==> flow/design.v <==
module program_counter(
    output logic    [INSTR_ADDR_WIDTH-1:0] addr_out,  
    input logic     clk, reset, branch_select,
    input logic     [INSTR_ADDR_WIDTH-1:0] branch_addr,  
    input logic     [OFFSET_WIDTH-1:0] branch_offset     
    );
parameter PC_INCR = 4;
parameter RESET_ADDR = 10'b0001_0000;
parameter ADDR_ERROR = 10'bx;       
parameter INSTR_ADDR_WIDTH = 10;
parameter INSTR_WIDTH = 32;
parameter ADDR_WIDTH = 10;
parameter BYTE_WIDTH = 8;
parameter OFFSET_WIDTH = 6;   
parameter BRANCH_PADDING_WIDTH = INSTR_ADDR_WIDTH-OFFSET_WIDTH;
parameter PC_PADDING_WIDTH= INSTR_ADDR_WIDTH-4;
    logic [INSTR_ADDR_WIDTH-1: 0] n_addr_out;
    logic [BRANCH_PADDING_WIDTH-1: 0] branch_padding = '0;
    logic [PC_PADDING_WIDTH:0] pc_padding = '0;
    typedef enum    {   STATE_INITIAL,
                        INCRIMENT,
                        BRANCH,
                        XXX} state_e;
    state_e state, next;
    always_ff @(posedge clk, negedge reset)
        if(!reset)  state <= STATE_INITIAL;
        else        state <= next;
    always_comb begin
        next = XXX;
        case (state)
            STATE_INITIAL   :       next = INCRIMENT;            
            INCRIMENT       :       if(branch_select)
                                            next = BRANCH;
                                    else    next = INCRIMENT;    
            BRANCH          :       if(!branch_select)
                                            next = INCRIMENT;
                                    else    next = BRANCH;       
            default         :       next = XXX;
        endcase
    end
    always_comb begin
        case (state)
            STATE_INITIAL   :       n_addr_out = RESET_ADDR;                 
            INCRIMENT       :       if (branch_select)
                                        n_addr_out = branch_addr + {4'b0, branch_offset};            
                                    else
                                        n_addr_out = addr_out + PC_INCR;     
            BRANCH          :       if (!branch_select)                
                                        n_addr_out = addr_out + PC_INCR;     
                                    else
                                        n_addr_out = branch_addr + {4'b0, branch_offset};            
            default         :           n_addr_out = ADDR_ERROR;             
        endcase 
    end
    always_ff @(posedge clk, negedge reset)
        if (!reset) begin
            addr_out <= RESET_ADDR;
        end
        else begin
            addr_out  <= n_addr_out;
        end
endmodule
-- From RTL to reports: program_counter
What the tools print for program_counter, step after step.
Lines are those of the file above, counted from 1.
Operators carry their Yosys type and port widths (W data, S select, Z words).
Library cell names are shortened.
Not given: n/a
- top module: program_counter
- clock input: clk
- library: sky130hd
- library corner: tt_025C_1v80

-- After elaboration
Source: Yosys, flattened and elaborated, memories not mapped. Widths are those after wreduce; folded enables and synchronous resets count as part of the registers. Registers that Yosys merges into a memory's read port (data or address) are not register bits. Print and check cells do not count. Equal cells are merged and count once.
- output and inout bits at 10
- clocked read ports x word width: 0
- RAM bits at 0
- latch bits: 0
- noted bits in registers: 12
- cells after elaboration at 12
- noted bits in read-only memories: 0
- noted input bits: 19
- noted memories: 0
- noted order comparisons: 0
- noted bitwise operators: 0
- noted multiply operators: 0
- divide/modulo/power cells: 0
- equality and inequality tests at 2
- add/sub/neg operators at 2
- noted multiplexer cells: 4
- noted reduce/logical cells: 2
- noted shifts and indexed selects: 0
- operators with widths (kind ; number):
    $logic_not A32 Y1 ; 1
    $pmux W10 S2 ; 1
    $add A10 B3 Y10 const B ; 1
    $add A10 B6 Y10 ; 1
    $mux W10 ; 1
    $pmux W2 S2 ; 1
    $eq A2 B1 Y1 const B ; 1
    $eq A2 B2 Y1 const B ; 1
    $reduce_or A2 Y1 ; 1
    $mux W2 ; 1

-- Logic depth
Depth = most cells in a row (Yosys ltp): at word level without a register or memory, in the mapped netlist without a sequential cell, where the memories' decode and read muxes count.
- noted word-level depth: 3
- ABC_AREA at 1
- noted depth in mapped cells: 12
- gate-level depth less buffers: 12

-- Netlist
Yosys stat after the flow's synthesis: flattened, memories mapped to cells. It holds for the ABC_AREA given above (unset counts as 0); a run with the other value may have another netlist.
- cell types (cell ; number ; total area (µm²)):
    dfrtp_1 ; 11 ; 275.264
    nand2_1 ; 33 ; 123.869
    ha_1 ; 7 ; 87.584
    inv_1 ; 21 ; 78.826
    nand3_1 ; 12 ; 60.058
    dfstp_2 ; 2 ; 52.55
    a21oi_1 ; 10 ; 50.048
    nor2_1 ; 12 ; 45.043
    fa_1 ; 1 ; 20.019
    o21ai_0 ; 4 ; 20.019
    o21ai_1 ; 3 ; 15.014
    nand4_1 ; 2 ; 12.512
    buf_6 ; 1 ; 11.261
    nor2_4 ; 1 ; 11.261
    nor3_2 ; 1 ; 10.01
    a22o_1 ; 1 ; 8.758
    a31o_2 ; 1 ; 8.758
    xnor2_1 ; 1 ; 8.758
Not listed: further types 10, cells in them 11.
- flip-flops: 13
- noted buffer cells: 1
- noted chip area (Yosys): 965.9 µm²
- noted cells in the netlist: 135
- sequential part of the area at 327.8 µm²

-- Timing after synthesis
OpenSTA on the mapped netlist: ideal clock, no wires. The path of least setup slack (recovery checks aside). Input and output delay are each 20% of the period. Register names are those of the netlist, which keeps one name where synthesis merged equal registers.
- kind: input to register
- start point: input port branch_addr[0]
- end point: register addr_out[6]
- launch time at the first pin at 504 ps
- noted delay of the path: 1205 ps
- noted arrival time: 1592 ps
- input delay: 504 ps
- buffers on the path: 0
- stages: 11
- noted setup time: 117 ps
- clock period: 2520 ps
- path slack: 811 ps
- required time: 2403 ps
- period reached after synthesis: 1709 ps
"delay of the path" is the arrival time less input delay plus setup time.
"stages" counts driving pins, that of a launching flip-flop among them; a cell with two outputs on the path counts twice.
"period reached after synthesis" is the clock period less the worst setup slack; recovery checks do not enter. This is arithmetic on one report: input and output delays are still those of the set period (20% each).
The rows between start and end are the longest chain of elaborated cells between them; the timing report does not say that the signal goes this way. Where chains are equally long, one stands for them.
Each line given opens the expression or statement behind the cell; cells for indexed reads and writes are added by Yosys, which also makes memories of some case tables.
- cells stage by stage: ha_1 > inv_1 > fa_1 > inv_1 > nand3_1 > nand2_1 > nand2_1 > nand2_1 > nor2_1 > o21ai_1 > inv_1
- length of the longest elaborated chain: 3
- elaborated cells on any way between the ends: 3
- classes of those cells: 1 x add/sub; 2 x mux
- ends and longest elaborated chain, post-synthesis (element ; line ; text):
    from (decl) ; 4 ; input logic     [INSTR_ADDR_WIDTH-1:0] branch_addr,
    $add A10 B6 Y10 ; 45 ; n_addr_out = branch_addr + {4'b0, branch_offset};
    $mux W10 ; 44 ; INCRIMENT       :       if (branch_select)
    $pmux W10 S2 ; 42 ; case (state)
    to (assign) ; 57 ; addr_out <= RESET_ADDR;
    to (assign) ; 60 ; addr_out  <= n_addr_out;
    to (decl) ; 2 ; output logic    [INSTR_ADDR_WIDTH-1:0] addr_out,

-- Timing after layout
From the final timing report of run A: the path of least setup slack in the routed layout; clock arrival at registers is part of the times.
The report prints the path's times to 10 ps; the period is as set.
- kind: input to register
- start point: input port branch_addr[0]
- end point: register addr_out[8]
- noted arrival time: 2040 ps
- required time: 2200 ps
- noted setup time: 120 ps
- input delay: 410 ps
- stages: 12
- buffers on the path: 1
- path slack: 150 ps
- clock period: 2070 ps
- launch time at the first pin at 410 ps
The rows between start and end are the longest chain of elaborated cells between them; the timing report does not say that the signal goes this way. Where chains are equally long, one stands for them.
- cells stage by stage: clkdlybuf4s50_1 > ha_1 > inv_1 > fa_1 > inv_1 > nand3_1 > nand2_1 > nand2_1 > nand2_1 > nand2_1 > nand3_1 > a21oi_1
- length of the longest elaborated chain: 3
- elaborated cells on any way between the ends: 3
- classes of those cells: 1 x add/sub; 2 x mux
- ends and longest elaborated chain, after layout (element ; line ; text):
    from (decl) ; 4 ; input logic     [INSTR_ADDR_WIDTH-1:0] branch_addr,
    $add A10 B6 Y10 ; 45 ; n_addr_out = branch_addr + {4'b0, branch_offset};
    $mux W10 ; 44 ; INCRIMENT       :       if (branch_select)
    $pmux W10 S2 ; 42 ; case (state)
    to (assign) ; 57 ; addr_out <= RESET_ADDR;
    to (assign) ; 60 ; addr_out  <= n_addr_out;
    to (decl) ; 2 ; output logic    [INSTR_ADDR_WIDTH-1:0] addr_out,

Data sheet: physical implementation of program_counter

Stored flow runs of program_counter (2 of them; Yosys, OpenROAD, sky130hd). They differ in their settings and are not a sequence. Constraints: input delay and output delay 20% of the set period each, output load 0.01 pF.
"achieved period": clock period set for the run, less the worst setup slack. It is reckoned from that one timing run; input and output delays stay at 20% of the period that was set.
By "time of the worst setup path" is meant the share of the clock period that the worst setup path is allowed (20% is reserved at inputs, 20% at outputs), minus its slack. Clock arrival times at its registers enter into it.
By "total power of the final layout" is meant OpenSTA's value without simulated activity: inputs other than the clock are taken to toggle once in ten clock periods, and the tool carries that through the logic.
"time of the worst setup path" is given in steps of 10 ps.

Run A

==> flow/run.sh <==
#!/bin/bash
# the make line also repeats the synthesis and layout settings of config.mk as NAME=value (left out here)
make -C /OpenROAD-flow-scripts/flow DESIGN_CONFIG=/design/flow/config.mk WORK_HOME=/design/flow/orfs CLKGATE_MAP_FILE= finish
==> flow/config.mk <==
export PLATFORM = sky130hd
export DESIGN_NAME = program_counter
export DESIGN_NICKNAME = program_counter
export VERILOG_FILES = /design/flow/design.v
export SDC_FILE = /design/flow/constraint.sdc
export NUM_CORES = 4
export LEC_CHECK = 0
export ABC_AREA = 1
export CAP_MARGIN = 20
export CELL_PAD_IN_SITES_GLOBAL_PLACEMENT = 0
export CORE_MARGIN = 6
export CORE_UTILIZATION = 15
export CTS_CLUSTER_DIAMETER = 137
export MAX_ROUTING_LAYER = met4
export MIN_ROUTING_LAYER = met2
export PLACE_DENSITY_LB_ADDON = 0.17
export SETUP_SLACK_MARGIN = -0.08
export SLEW_MARGIN = 25
==> flow/constraint.sdc <==
create_clock -name core_clock -period 2.07 [get_ports {clk}]
set_input_delay 0.4140 -clock core_clock [delete_from_list [all_inputs] [get_ports {clk}]]
set_output_delay 0.4140 -clock core_clock [all_outputs]
set_load 0.01 [all_outputs]

Measured in run A:
- summed negative setup slack at 0 ps
- worst hold slack: 509 ps
- netlist area reported by Yosys at 965.9 µm²
- worst setup slack after layout: 154 ps
- time of the worst setup path: 1500 ps
- class of the worst setup path: input to register
- standard-cell area after layout: 1435.1 µm²
- final design utilization: 23.7 %
- noted the achieved period: 1916 ps
- noted the total power of the final layout: 898.3 uW
- die area: 8509.1 µm²

Run B

==> flow/run.sh <==
#!/bin/bash
# the make line also repeats the synthesis and layout settings of config.mk as NAME=value (left out here)
make -C /OpenROAD-flow-scripts/flow DESIGN_CONFIG=/design/flow/config.mk WORK_HOME=/design/flow/orfs CLKGATE_MAP_FILE= finish
==> flow/config.mk <==
export PLATFORM = sky130hd
export DESIGN_NAME = program_counter
export DESIGN_NICKNAME = program_counter
export VERILOG_FILES = /design/flow/design.v
export SDC_FILE = /design/flow/constraint.sdc
export NUM_CORES = 4
export LEC_CHECK = 0
export CAP_MARGIN = 20
export CELL_PAD_IN_SITES_DETAIL_PLACEMENT = 1
export CORE_MARGIN = 2
export CORE_UTILIZATION = 45
export HOLD_SLACK_MARGIN = -0.1
export MIN_ROUTING_LAYER = met1
export PLACE_DENSITY_LB_ADDON = 0.12
export SETUP_SLACK_MARGIN = 0.88
export SLEW_MARGIN = 20
==> flow/constraint.sdc <==
create_clock -name core_clock -period 3.06 [get_ports {clk}]
set_input_delay 0.6120 -clock core_clock [delete_from_list [all_inputs] [get_ports {clk}]]
set_output_delay 0.6120 -clock core_clock [all_outputs]
set_load 0.01 [all_outputs]

Run B: no results, routing failed with DPL-0033.
